==> flow/design.v <==
module ex_cnt(
	input	wire	sclk,
	input wire	rst_n,
	output	wire	[7:0]	cnt_w
);
reg	[7:0]	cnt;
reg	ctrl_flag;
assign cnt_w = cnt;
always @(posedge sclk or negedge rst_n)  
	if(rst_n == 1'b0)
		cnt<= 1'b0;
	else if (ctrl_flag == 1'b0 && cnt!=8'd255)
		cnt <= cnt + 1'b1;
	else if(cnt != 8'd0)
		cnt <= cnt - 1'b1;
always @(posedge sclk or negedge rst_n)
	if(rst_n == 1'b0)
		ctrl_flag <= 1'b0;
	else if((|cnt)==1'd0)
		ctrl_flag <= 1'b0;
	else if((&cnt) == 1'b1)
		ctrl_flag <= 1'b1;
endmodule
module top(
	input wire	sclk_i,
	input wire	rst_n_i,
	output	wire [7:0]	cnt_o
);
ex_cnt ex_cnt_inst(
	.sclk		(sclk_i),
	.rst_n	(rst_n_i),
	.cnt_w	(cnt_o)
);
endmodule
# Step by step through the tools: top
# Tool output for the design above, in the order of the flow.
# Lines are those of the file above, counted from 1.
# Operators: Yosys type, input widths -> output width; for muxes data width and select width s.
# Library cell names are shortened.
# The mark - stands for no value.
# design
top_module	top
clock_port	sclk_i
lib	sky130hd
corner	tt_025C_1v80

# Elaborated design
# Source: Yosys, flattened and elaborated, memories not mapped. Widths are those after wreduce. Registers that Yosys merges into a memory's read port (data or address) are not register bits. Print and check cells do not count.
# op_classes
n_cmp	0
add_sub_neg	2
logic	1
n_shift	0
reduce_logical	5
div	0
multipliers	0
n_mux	4
n_eq	2
# op_table
operator	n
$mux 8	2
$add 8x1->8 const B	1
$sub 8x1->8 const B	1
$ne 8x8->1 const B	1
$reduce_and 8->1	1
$reduce_bool 8->1	1
$reduce_or 8->1	1
$ne 2x2->1 const B	1
$reduce_bool 2->1	1
$mux 1	2
$logic_and 1x1->1	1
$not 1->1	1
# bits
n_memories	0
ramBits	0
clocked_rd_ports_x_width	0
latchBits	0
romBits	0
ff_bits	9
word_cells	16

# Logic depth
# Yosys ltp: most cells in a row. Word level: on the elaborated netlist, between registers, memories and ports. Mapped: between sequential cells and ports; inverters and the memories' decode and read muxes count.
# logic_depth
depth_word	3
ABC_AREA	1
mapped_depth	15

# Synthesis result
# Yosys stat after the flow's synthesis: flattened, memories mapped to cells. It holds for the ABC_AREA given above (unset counts as 0); a run with the other value may have another netlist.
# Totals and module areas in this step are rounded.
# mapped
yosys_area_um2	654
sequential_area_um2	225
cells	91
ff_cells	9
# by_type
type	n	area_total_um2
dfrtp_1	9	225.216
nand2_1	24	90.086
ha_1	6	75.072
nor2_1	17	63.811
inv_1	13	48.797
nand2_2	4	25.024
fa_1	1	20.019
nand3_1	4	20.019
a21oi_1	3	15.014
nor3b_2	1	12.512
a21oi_2	1	8.758
xnor2_1	1	8.758
xor2_1	1	8.758
nand4_1	1	6.256
nor2_2	1	6.256
or2_1	1	6.256
nor3_1	1	5.005
o21ai_1	1	5.005
inv_2	1	3.754

# Timing after synthesis
# Source: OpenSTA report_checks on the synthesized netlist (no wires, ideal clock, input and output delay 20% of the period each), path of least setup slack; recovery checks are left aside. Register names are those of the netlist, which keeps one name where synthesis merged equal registers.
# synth_timing
path_kind	register to register
startpoint	reg ex_cnt_inst.cnt[0]
endpoint	reg ex_cnt_inst.cnt[7]
n_path_buf	0
setup_slack_ps	1956
delay_ps	1804
path_stages	13
arrival_ps	1687
clock_period_ps	3760
t_required_ps	3643
period_less_setup_slack_ps	1804
# "delay_ps" is the arrival time less input delay plus setup time.
# "path_stages" counts driving pins, that of a launching flip-flop among them; a cell with two outputs on the path counts twice.
# "period_less_setup_slack_ps" = period - worst setup slack (recovery checks aside). The figure is calculated, with input and output delays left at 20% of the set period.
# Between the ends stands the longest chain of elaborated cells between them, by number of cells; it is not shown to be the way that was timed. Of several equally long chains one is given.
# Each line given opens the expression or statement behind the cell; cells for indexed reads and writes are added by Yosys, which also makes memories of some case tables.
# At most two assigning lines are given for a register; there are more.
# synth_between
cell_sequence	dfrtp_1 > nand2_1 > nor2_1 > nand2_1 > nand2_2 > ha_1 > or2_1 > nand2_2 > nor2_1 > nor2_1 > nand2_1 > nand3_1 > nand2_1
elab_chain_len	3
cone_cells	8
cone_lines	4
cone_classes	add/sub: 2; eq/ne: 1; mux: 2; reduce/logical: 3
# synth_rtl
item	line	source
start, declared	6	reg [7:0] cnt;
start, assigned	13	cnt <= cnt + 1'b1;
start, assigned	15	cnt <= cnt - 1'b1;
$sub 8x1->8	15
$mux 8	14	else if(cnt != 8'd0)
$mux 8	12	else if (ctrl_flag == 1'b0 && cnt!=8'd255)
end, assigned	13
end, assigned	15
end, declared	6

Stored flow runs of top (2 of them; Yosys, OpenROAD, sky130hd). They differ in their settings and are not a sequence. Constraints: input delay and output delay 20% of the set period each, output load 0.01 pF.

Flow run A, flow files:
==> flow/run.sh <==
#!/bin/bash
# the make line also repeats the synthesis and layout settings of config.mk as NAME=value (left out here)
make -C /OpenROAD-flow-scripts/flow DESIGN_CONFIG=/design/flow/config.mk WORK_HOME=/design/flow/orfs CLKGATE_MAP_FILE= finish
==> flow/config.mk <==
export PLATFORM = sky130hd
export DESIGN_NAME = top
export DESIGN_NICKNAME = top
export VERILOG_FILES = /design/flow/design.v
export SDC_FILE = /design/flow/constraint.sdc
export NUM_CORES = 4
export LEC_CHECK = 0
export ABC_AREA = 1
export CAP_MARGIN = 20
export CELL_PAD_IN_SITES_GLOBAL_PLACEMENT = 2
export CORE_MARGIN = 5
export CORE_UTILIZATION = 57
export CTS_CLUSTER_DIAMETER = 249
export GPL_ROUTABILITY_DRIVEN = 0
export HOLD_SLACK_MARGIN = 0.16
export MIN_ROUTING_LAYER = met2
export SETUP_SLACK_MARGIN = -0.31
export SLEW_MARGIN = 20
==> flow/constraint.sdc <==
create_clock -name core_clock -period 3.81 [get_ports {sclk_i}]
set_input_delay 0.7620 -clock core_clock [delete_from_list [all_inputs] [get_ports {sclk_i}]]
set_output_delay 0.7620 -clock core_clock [all_outputs]
set_load 0.01 [all_outputs]

Flow run A: incomplete, placement halted on GPL-0301

Flow run B, flow files:
==> flow/run.sh <==
#!/bin/bash
# the make line also repeats the synthesis and layout settings of config.mk as NAME=value (left out here)
make -C /OpenROAD-flow-scripts/flow DESIGN_CONFIG=/design/flow/config.mk WORK_HOME=/design/flow/orfs CLKGATE_MAP_FILE= finish
==> flow/config.mk <==
export PLATFORM = sky130hd
export DESIGN_NAME = top
export DESIGN_NICKNAME = top
export VERILOG_FILES = /design/flow/design.v
export SDC_FILE = /design/flow/constraint.sdc
export NUM_CORES = 4
export LEC_CHECK = 0
export ABC_AREA = 0
export CAP_MARGIN = 20
export CELL_PAD_IN_SITES_GLOBAL_PLACEMENT = 1
export CORE_ASPECT_RATIO = 0.57
export CORE_MARGIN = 2
export CORE_UTILIZATION = 58
export GPL_ROUTABILITY_DRIVEN = 0
export PLACE_DENSITY = 0.88
export SLEW_MARGIN = 40
export TNS_END_PERCENT = 25
==> flow/constraint.sdc <==
create_clock -name core_clock -period 1.41 [get_ports {sclk_i}]
set_input_delay 0.2820 -clock core_clock [delete_from_list [all_inputs] [get_ports {sclk_i}]]
set_output_delay 0.2820 -clock core_clock [all_outputs]
set_load 0.01 [all_outputs]

Flow run B: incomplete, floorplanning halted on PDN-0185
