==> flow/design.v <==
module detect_fsm(
	input wire [7:0] a,
	input wire [7:0] b,
	input wire [7:0] c,
	input wire rst_n, sclk,detect_on,
	output reg detect_end_flag
);
reg [2:0] state;
reg [3:0] detect_cnt;
reg detect_end;
parameter IDLE = 3'b001;
parameter DETECT = 3'b010;
parameter DETECT_OK = 3'b100;
always @(posedge sclk or negedge rst_n)
	if(rst_n == 1'b0)
		state<=IDLE;
	else begin
		case(state) 
			IDLE:		if(detect_on==1)
							state<=DETECT;
			DETECT: 	if(detect_cnt == 5)
							state <= DETECT_OK;
						else if (detect_end_flag == 1)
							state <= IDLE;
			DETECT_OK:  state<=DETECT;
			default:	state<=IDLE;
		endcase
	end
always @(posedge sclk or negedge rst_n)
	if(rst_n == 1'b0)
		detect_end_flag <= 0;
	else if(state == DETECT_OK)
		detect_end_flag <= 1;
always @(posedge sclk or negedge rst_n)
	if(rst_n == 1'b0)
		detect_cnt <= 0;
	else if((state==DETECT) && ((a+b+c) == 11))
		detect_cnt <= detect_cnt + 'b1;
	else if (state==DETECT_OK)
		detect_cnt <= 'b0;
endmodule
# Tool chain data of detect_fsm

Tool output for the design above, in the order of the flow.
Lines are those of the file above, counted from 1.
Not given: -

Top: detect_fsm
Clock port: sclk
Standard-cell library: sky130hd
Corner: tt_025C_1v80

# Word-level counts

Source: Yosys, flattened and elaborated, memories not mapped. Widths are those after wreduce. Registers that Yosys merges into a memory's read port (data or address) are not register bits. Print and check cells do not count. Equal cells are merged and count once.

Flip-flop bits (word level): 8
Elaborated cells: 22
Input bits: 27
Output and inout bits: 1

Eq/ne operators: 7
Add/sub/neg operators: 3
Reductions and logical operators: 3
Mux-type cells: 6

Operators with widths:

| operator                                                        | count |
| 10-bit by 4-bit equality test with 1-bit output with constant B | 1 |
| 9-bit by 8-bit adder with 10-bit output                         | 1 |
| 8-bit by 8-bit adder with 9-bit output                          | 1 |
| 3-bit case mux with 3-bit select                                | 1 |
| 3-bit two-way mux                                               | 3 |
| 4-bit two-way mux                                               | 2 |
| 4-bit by 1-bit adder with 4-bit output with constant B          | 1 |
| 4-bit by 3-bit equality test with 1-bit output with constant B  | 1 |
| 3-bit by 1-bit equality test with 1-bit output with constant B  | 1 |
| 3-bit by 2-bit equality test with 1-bit output with constant B  | 1 |
| 3-bit equality test with constant B                             | 1 |
| 3-bit != test with constant B                                   | 1 |
| 2-bit != test with constant B                                   | 1 |
| 2-bit AND reduction                                             | 1 |
| 2-bit nonzero test                                              | 1 |
| 1-bit logical AND                                               | 1 |

# Logic depth

Longest topological path by Yosys (ltp), each cell counted once; first at word level (registers and memories cut), then after technology mapping (sequential cells cut; the memories' decode and read muxes count).

Depth in word-level cells: 5
ABC_AREA: 0
Mapped depth: 12
Depth with buffers taken out: 12

# Mapped cells and area

The flow's flattened synthesis, as Yosys stat reports it; memories are mapped. The netlist is that of the ABC_AREA named above (0 if unset); the other value can give another one.

Cells by type:

| type                       | count | area in all (µm²) |
| sky130_fd_sc_hd__fa_1      | 9     | 180.173 |
| sky130_fd_sc_hd__dfrtp_1   | 7     | 175.168 |
| sky130_fd_sc_hd__ha_1      | 9     | 112.608 |
| sky130_fd_sc_hd__inv_1     | 11    | 41.29 |
| sky130_fd_sc_hd__o21ai_0   | 7     | 35.034 |
| sky130_fd_sc_hd__dfstp_2   | 1     | 26.275 |
| sky130_fd_sc_hd__a21oi_1   | 4     | 20.019 |
| sky130_fd_sc_hd__a2111oi_0 | 2     | 17.517 |
| sky130_fd_sc_hd__mux2_4    | 1     | 15.014 |
| sky130_fd_sc_hd__nand3_1   | 3     | 15.014 |
| sky130_fd_sc_hd__nand3b_1  | 2     | 15.014 |
| sky130_fd_sc_hd__nor2_1    | 4     | 15.014 |
| sky130_fd_sc_hd__nor3_1    | 3     | 15.014 |
| sky130_fd_sc_hd__nor3b_1   | 2     | 15.014 |
| sky130_fd_sc_hd__o211ai_1  | 2     | 15.014 |
| sky130_fd_sc_hd__o31ai_1   | 2     | 15.014 |
| sky130_fd_sc_hd__nor2b_4   | 1     | 13.763 |
| sky130_fd_sc_hd__nand2b_1  | 2     | 12.512 |

Not listed: further types 14, cells in them 18.

Buffer cells: 0
Mapped cells: 90
Mapped flip-flops: 8
Sequential part of the area: 201.4 µm²
Chip area (Yosys): 879.6 µm²

# Path before layout

Source: OpenSTA report_checks on the synthesized netlist (no wires, ideal clock, input and output delay 20% of the period each), path of least setup slack; recovery checks are left aside. Register names are those of the netlist, which keeps one name where synthesis merged equal registers.

Kind: in2reg
Start point: input port a[1]
End point: register detect_cnt[0]
Required time: 3.685 ns
Stages on the path: 12
Path buffers: 0
Path delay: 2.409 ns
Arrival: 3.046 ns
Input delay: 0.762 ns
Setup slack: 0.639 ns
Period: 3.81 ns
Library setup time: 0.125 ns
Launch time at the first pin: 0.762 ns
Period reached after synthesis: 3.171 ns

"path delay" = arrival - input delay + setup time.
"stages on the path": output pins that drive a net of the path, with the launching flip-flop's if there is one; two outputs of one cell count as two.
"period reached after synthesis" is the clock period less the worst setup slack; recovery checks do not enter. This is arithmetic on one report: input and output delays are still those of the set period (20% each).
Between the ends stands the longest chain of elaborated cells between them, by number of cells; it is not shown to be the way that was timed. Of several equally long chains one is given.
Each line given opens the expression or statement behind the cell; cells for indexed reads and writes are added by Yosys, which also makes memories of some case tables.
At most two assigning lines are given for a register; there are more.

Cells stage by stage: sky130_fd_sc_hd__inv_1 -> sky130_fd_sc_hd__fa_1 -> sky130_fd_sc_hd__inv_1 -> sky130_fd_sc_hd__ha_1 -> sky130_fd_sc_hd__inv_1 -> sky130_fd_sc_hd__fa_1 -> sky130_fd_sc_hd__nor2b_4 -> sky130_fd_sc_hd__o31ai_1 -> sky130_fd_sc_hd__or3_1 -> sky130_fd_sc_hd__a21oi_1 -> sky130_fd_sc_hd__a21oi_1 -> sky130_fd_sc_hd__mux2_4
Cells in the longest elaborated chain: 5
Elaborated cells on any way between the ends: 6
Source lines of those cells: 1
Those cells by class: add/sub (2); eq/ne (1); mux (1); reduce/logical (2)

Ends and longest elaborated chain, post-synthesis:

| element                                         | RTL line | source |
| from (decl)                                     | 2        | `input wire [7:0] a,` |
| 8-bit by 8-bit adder with 9-bit output          | 37       | `else if((state==DETECT) && ((a+b+c) == 11))` |
| 9-bit by 8-bit adder with 10-bit output         | 37       |  |
| 10-bit by 4-bit equality test with 1-bit output | 37       |  |
| 1-bit logical AND                               | 37       |  |
| 4-bit two-way mux                               | 37       |  |
| to (assign)                                     | 36       | `detect_cnt <= 0;` |
| to (assign)                                     | 38       | `detect_cnt <= detect_cnt + 'b1;` |
| to (decl)                                       | 9        | `reg [3:0] detect_cnt;` |

# Timing after layout

From the final timing report of flow run A: the path of least setup slack in the routed layout; clock arrival at registers is part of the times.

Kind: in2reg
Start point: input port c[6]
End point: register detect_cnt[0]
Period: 3.03 ns
Stages on the path: 9
Required time: 3.18 ns
Input delay: 0.61 ns
Launch time at the first pin: 0.61 ns
Library setup time: 0.11 ns
Setup slack: 0.05 ns
Path buffers: 1
Arrival: 3.12 ns

Between the ends stands the longest chain of elaborated cells between them, by number of cells; it is not shown to be the way that was timed. Of several equally long chains one is given.
At most two assigning lines are given for a register; there are more.

Cells stage by stage: sky130_fd_sc_hd__clkdlybuf4s50_1 -> sky130_fd_sc_hd__fa_1 -> sky130_fd_sc_hd__ha_4 -> sky130_fd_sc_hd__nor3b_4 -> sky130_fd_sc_hd__nand3_1 -> sky130_fd_sc_hd__or3_4 -> sky130_fd_sc_hd__a21oi_2 -> sky130_fd_sc_hd__a21oi_2 -> sky130_fd_sc_hd__mux2_4
Cells in the longest elaborated chain: 4
Elaborated cells on any way between the ends: 5
Source lines of those cells: 1
Those cells by class: add/sub (1); eq/ne (1); mux (1); reduce/logical (2)

Ends and longest elaborated chain, post-layout:

| element                                         | RTL line | source |
| from (decl)                                     | 4        | `input wire [7:0] c,` |
| 9-bit by 8-bit adder with 10-bit output         | 37       | `else if((state==DETECT) && ((a+b+c) == 11))` |
| 10-bit by 4-bit equality test with 1-bit output | 37       |  |
| 1-bit logical AND                               | 37       |  |
| 4-bit two-way mux                               | 37       |  |
| to (assign)                                     | 36       | `detect_cnt <= 0;` |
| to (assign)                                     | 38       | `detect_cnt <= detect_cnt + 'b1;` |
| to (decl)                                       | 9        | `reg [3:0] detect_cnt;` |

Add stored flow runs of detect_fsm

Flow measurements of detect_fsm on sky130hd: 2 stored runs with different settings, listed in no order. Input and output delays are each 20% of the period that was set; the output load is 0.01 pF.
"achieved clock period": clock period set for the run, less the worst setup slack. It is reckoned from that one timing run; input and output delays stay at 20% of the period that was set.
By "time of the worst setup path" is meant the share of the clock period that the worst setup path is allowed (20% is reserved at inputs, 20% at outputs), minus its slack. Clock arrival times at its registers enter into it.
"total power after layout": no workload was simulated; the value follows from the tool's default switching activity.
Among the settings, -- means not set for that run.
Results: -- = not shown.

| setting or result                      | flow run A | flow run B |
| period_ns                              | 3.03       | 3.42       |
| SETUP_SLACK_MARGIN                     | -0.01      | -0.3       |
| CAP_MARGIN                             | 20         | 20         |
| CORE_MARGIN                            | 2          | 4          |
| CORE_UTILIZATION                       | 40         | 65         |
| SLEW_MARGIN                            | 20         | 0          |
| PLACE_DENSITY_LB_ADDON                 | --         | 0.28       |
| CORE_ASPECT_RATIO                      | --         | 0.56       |
| MAX_ROUTING_LAYER                      | --         | met5       |
| area of the die (µm²)                  | 2590.3     | --         |
| sum of negative setup slack (ns)       | 0.000      | --         |
| achieved clock period (ns)             | 2.977      | --         |
| synthesized cell area (µm²)            | 879.6      | --         |
| standard-cell area after layout (µm²)  | 1408.8     | --         |
| utilization of the finished layout (%) | 69.7       | --         |
| worst slack on setup checks (ns)       | 0.053      | --         |
| time of the worst setup path (ns)      | 2.37       | --         |
| worst path kind                        | in2reg     | --         |
| smallest hold slack (ns)               | 0.487      | --         |
| total power after layout (W)           | 0.0005546  | --         |

Flow run B: did not finish, floorplanning stopped with PDN-0185
